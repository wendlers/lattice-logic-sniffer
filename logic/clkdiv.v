==> flow/design.v <==
module clkdiv(
	input rst,
	input clk_i,
	input [15:0] div,
	output clk_o
	);
	reg r_clk_o = 1'b0;
	reg [15:0] count = 16'h0;
	always @(posedge clk_i) begin
		if(rst) begin
			r_clk_o = 1'b0;
			count = 16'h0;			
		end
		else begin
			count = count + 1;
			if(count == div) begin
				count = 16'h0;
				r_clk_o = ~r_clk_o;
			end
		end
	end
	assign clk_o = r_clk_o;
endmodule
# == Step by step through the tools: clkdiv ==
# Tool output for the design above, in the order of the flow.
# Line numbers count from 1 in the design file above.
# Not given: -
# design
top_module,clkdiv
clk_port,clk_i
cell_library,sky130hd
corner,tt_025C_1v80

# == Word-level counts ==
# Counts by Yosys on the flattened word-level netlist (proc, flatten, opt, wreduce; memories kept). Register bits leave out memories and registers merged into their read ports (data or address); mux counts leave out enables and synchronous resets folded into registers. Print and check cells are left out. Cells with the same type and inputs are merged into one.
# op_classes
reduce_logical,1
eq_ne,1
bitwise,1
addsub,1
# ops
op,n
adder 16 x 1 -> 16 bit with constant B,1
== test 16 bit,1
OR reduction 2 bit,1
inverter 1 bit,1
# bits
input_bits,18
wordCells,6
regBits,17
output_inout_bits,1

# == Logic depth ==
# Yosys ltp: most cells in a row. Word level: on the elaborated netlist, between registers, memories and ports. Mapped: between sequential cells and ports; inverters and the memories' decode and read muxes count.
# logic_depth
ltp_word,3
ABC_AREA,0
ltp_mapped,10
depth_no_buf,8

# == After synthesis ==
# The flow's flattened synthesis, as Yosys stat reports it; memories are mapped. The netlist is that of the ABC_AREA named above (0 if unset); the other value can give another one.
# types
cell,n,area_total_um2
sky130_fd_sc_hd__dfxtp_1,17,340.326
sky130_fd_sc_hd__xnor2_1,20,175.168
sky130_fd_sc_hd__xor2_1,9,78.826
sky130_fd_sc_hd__nor2_1,20,75.072
sky130_fd_sc_hd__xnor3_1,2,45.043
sky130_fd_sc_hd__nand4_1,5,31.28
sky130_fd_sc_hd__nand2_1,7,26.275
sky130_fd_sc_hd__xnor3_4,1,26.275
sky130_fd_sc_hd__and3_1,4,25.024
sky130_fd_sc_hd__xor3_1,1,23.773
sky130_fd_sc_hd__nand4_4,1,21.27
sky130_fd_sc_hd__nor4_4,1,21.27
sky130_fd_sc_hd__a211oi_4,1,20.019
sky130_fd_sc_hd__nand3_1,4,20.019
sky130_fd_sc_hd__buf_2,3,15.014
sky130_fd_sc_hd__nor3_1,3,15.014
sky130_fd_sc_hd__or4_1,2,15.014
sky130_fd_sc_hd__ha_1,1,12.512
# Not listed: further types 23, cells in them 27.
# mapped
seq_area_um2,340.3
n_buf,5
ff_cells,17
mapped_cells,129
mapped_area_um2,1197.4

# == Path before layout ==
# OpenSTA on the mapped netlist: ideal clock, no wires. The path of least setup slack (recovery checks aside). Input and output delay are each 20% of the period. Register names are those of the netlist, which keeps one name where synthesis merged equal registers.
# synth_path
kind,flip-flop to flip-flop
start,register count[0]
end,register count[12]
arrival_ns,2.255
required_time_ns,2.296
setup_ns,0.114
path_buffers,2
t_first_pin_ns,0.000
path_delay_ns,2.369
path_stages,11
period_ns,2.41
setup_slack_ns,0.041
synth_period_reached_ns,2.369
# "path_delay_ns" = arrival - input delay + setup time.
# "path_stages" counts driving pins, that of a launching flip-flop among them; a cell with two outputs on the path counts twice.
# "synth_period_reached_ns" is the clock period less the worst setup slack; recovery checks do not enter. This is arithmetic on one report: input and output delays are still those of the set period (20% each).
# Between the ends stands the longest chain of elaborated cells between them, by number of cells; it is not shown to be the way that was timed. Of several equally long chains one is given.
# A line is the first line of the expression or statement that the cell stems from. Yosys adds cells for indexed reads and writes and turns some case tables into memories.
# At most two assigning lines are given for a register; there are more.
# synth_via
path_cell_list,sky130_fd_sc_hd__dfxtp_1 sky130_fd_sc_hd__ha_1 sky130_fd_sc_hd__buf_2 sky130_fd_sc_hd__inv_1 sky130_fd_sc_hd__or4_1 sky130_fd_sc_hd__xor3_1 sky130_fd_sc_hd__and3_1 sky130_fd_sc_hd__nand4_2 sky130_fd_sc_hd__o21bai_2 sky130_fd_sc_hd__buf_4 sky130_fd_sc_hd__nor2_1
elab_chain_cells,3
cone_cells,3
cone_lines,2
classes_between,add/sub: 1; eq/ne: 1; reduce/logical: 1
# synth_rtl
item,line_no,rtl
start: declaration,8,reg [15:0] count = 16'h0;
start: assignment,12,count = 16'h0;
start: assignment,15,count = count + 1;
adder 16 x 1 -> 16 bit,15,
== test 16 bit,16,if(count == div) begin
OR reduction 2 bit,-,
end: assignment,15,
end: assignment,17,count = 16'h0;
end: declaration,8,

# == Path in the finished layout ==
# Path of least setup slack in the final report of entry A (OpenROAD, finished layout, wires in). Where an end is a register, its clock arrival counts in the times.
# layout_path
kind,flip-flop to flip-flop
start,register count[0]
end,register r_clk_o
setup_slack_ns,1.01
setup_ns,0.06
path_buffers,0
t_first_pin_ns,0.31
period_ns,3.76
arrival_ns,2.98
required_time_ns,3.99
path_stages,9
# Between the ends stands the longest chain of elaborated cells between them, by number of cells; it is not shown to be the way that was timed. Of several equally long chains one is given.
# At most two assigning lines are given for a register; there are more.
# layout_via
path_cell_list,sky130_fd_sc_hd__dfxtp_1 sky130_fd_sc_hd__ha_2 sky130_fd_sc_hd__inv_1 sky130_fd_sc_hd__or4_1 sky130_fd_sc_hd__xor3_1 sky130_fd_sc_hd__and3_1 sky130_fd_sc_hd__nand4_2 sky130_fd_sc_hd__or3_1 sky130_fd_sc_hd__a21oi_1
elab_chain_cells,2
cone_cells,2
cone_lines,2
classes_between,add/sub: 1; eq/ne: 1
# layout_rtl
item,line_no,rtl
start: declaration,8,reg [15:0] count = 16'h0;
start: assignment,12,count = 16'h0;
start: assignment,15,count = count + 1;
adder 16 x 1 -> 16 bit,15,
== test 16 bit,16,if(count == div) begin
end: assignment,11,r_clk_o = 1'b0;
end: assignment,18,r_clk_o = ~r_clk_o;
end: declaration,7,reg r_clk_o = 1'b0;

==> results <==
Flow measurements of clkdiv on sky130hd: 2 stored runs with different settings, listed in no order. Input and output delays are each 20% of the period that was set; the output load is 0.01 pF.
"period_reached_ns": clock period set for the run, less the worst setup slack. It is reckoned from that one timing run; input and output delays stay at 20% of the period that was set.
"timing.worst_path_ns" = time allowed to the worst setup path (clock period - input delay - output delay, where it has them) - its slack; a late launch clock adds to it, a late capture clock takes from it.
By "final_power_mw" is meant OpenSTA's value without simulated activity: inputs other than the clock are taken to toggle once in ten clock periods, and the tool carries that through the logic.

Entry A, flow files:
==> flow/run.sh <==
#!/bin/bash
# the make line also repeats the synthesis and layout settings of config.mk as NAME=value (left out here)
make -C /OpenROAD-flow-scripts/flow DESIGN_CONFIG=/design/flow/config.mk WORK_HOME=/design/flow/orfs CLKGATE_MAP_FILE= finish
==> flow/config.mk <==
export PLATFORM = sky130hd
export DESIGN_NAME = clkdiv
export DESIGN_NICKNAME = clkdiv
export VERILOG_FILES = /design/flow/design.v
export SDC_FILE = /design/flow/constraint.sdc
export NUM_CORES = 4
export LEC_CHECK = 0
export ABC_AREA = 0
export CAP_MARGIN = 20
export CORE_ASPECT_RATIO = 0.57
export CORE_MARGIN = 2
export CORE_UTILIZATION = 71
export CTS_CLUSTER_DIAMETER = 385
export CTS_CLUSTER_SIZE = 76
export GPL_ROUTABILITY_DRIVEN = 0
export PLACE_DENSITY_LB_ADDON = 0.19
export SETUP_SLACK_MARGIN = 0.88
export SLEW_MARGIN = 20
==> flow/constraint.sdc <==
create_clock -name core_clock -period 3.76 [get_ports {clk_i}]
set_input_delay 0.7520 -clock core_clock [delete_from_list [all_inputs] [get_ports {clk_i}]]
set_output_delay 0.7520 -clock core_clock [all_outputs]
set_load 0.01 [all_outputs]

==> results of entry A, as CSV <==
result,value
synthesis_area_um2,1197.4
timing.worst_path_ns,2.75
worst_setup_path_type,"flip-flop to flip-flop"
ws_hold_ns,0.551
final_power_mw,0.3567
tns_setup_ns,0.000
die_area_um2,2044.1
final_cell_area_um2,1432.6
worstSetupSlack_ns,1.012
period_reached_ns,2.748
utilization_pct,89.0

Entry B, flow files:
==> flow/run.sh <==
#!/bin/bash
# the make line also repeats the synthesis and layout settings of config.mk as NAME=value (left out here)
make -C /OpenROAD-flow-scripts/flow DESIGN_CONFIG=/design/flow/config.mk WORK_HOME=/design/flow/orfs CLKGATE_MAP_FILE= finish
==> flow/config.mk <==
export PLATFORM = sky130hd
export DESIGN_NAME = clkdiv
export DESIGN_NICKNAME = clkdiv
export VERILOG_FILES = /design/flow/design.v
export SDC_FILE = /design/flow/constraint.sdc
export NUM_CORES = 4
export LEC_CHECK = 0
export CAP_MARGIN = 20
export CELL_PAD_IN_SITES_GLOBAL_PLACEMENT = 1
export CORE_ASPECT_RATIO = 1.92
export CORE_MARGIN = 2
export CORE_UTILIZATION = 44
export GPL_TIMING_DRIVEN = 1
export MIN_ROUTING_LAYER = met1
export PLACE_DENSITY_LB_ADDON = 0.25
export SLEW_MARGIN = 20
export TNS_END_PERCENT = 25
==> flow/constraint.sdc <==
create_clock -name core_clock -period 1.48 [get_ports {clk_i}]
set_input_delay 0.2960 -clock core_clock [delete_from_list [all_inputs] [get_ports {clk_i}]]
set_output_delay 0.2960 -clock core_clock [all_outputs]
set_load 0.01 [all_outputs]

==> results of entry B, as CSV <==
result,value
synthesis_area_um2,1197.4
timing.worst_path_ns,2.20
worst_setup_path_type,"flip-flop to flip-flop"
ws_hold_ns,0.489
final_power_mw,1.034
tns_setup_ns,-11.475
die_area_um2,3177.3
final_cell_area_um2,1844.3
worstSetupSlack_ns,-0.719
period_reached_ns,2.199
utilization_pct,70.0
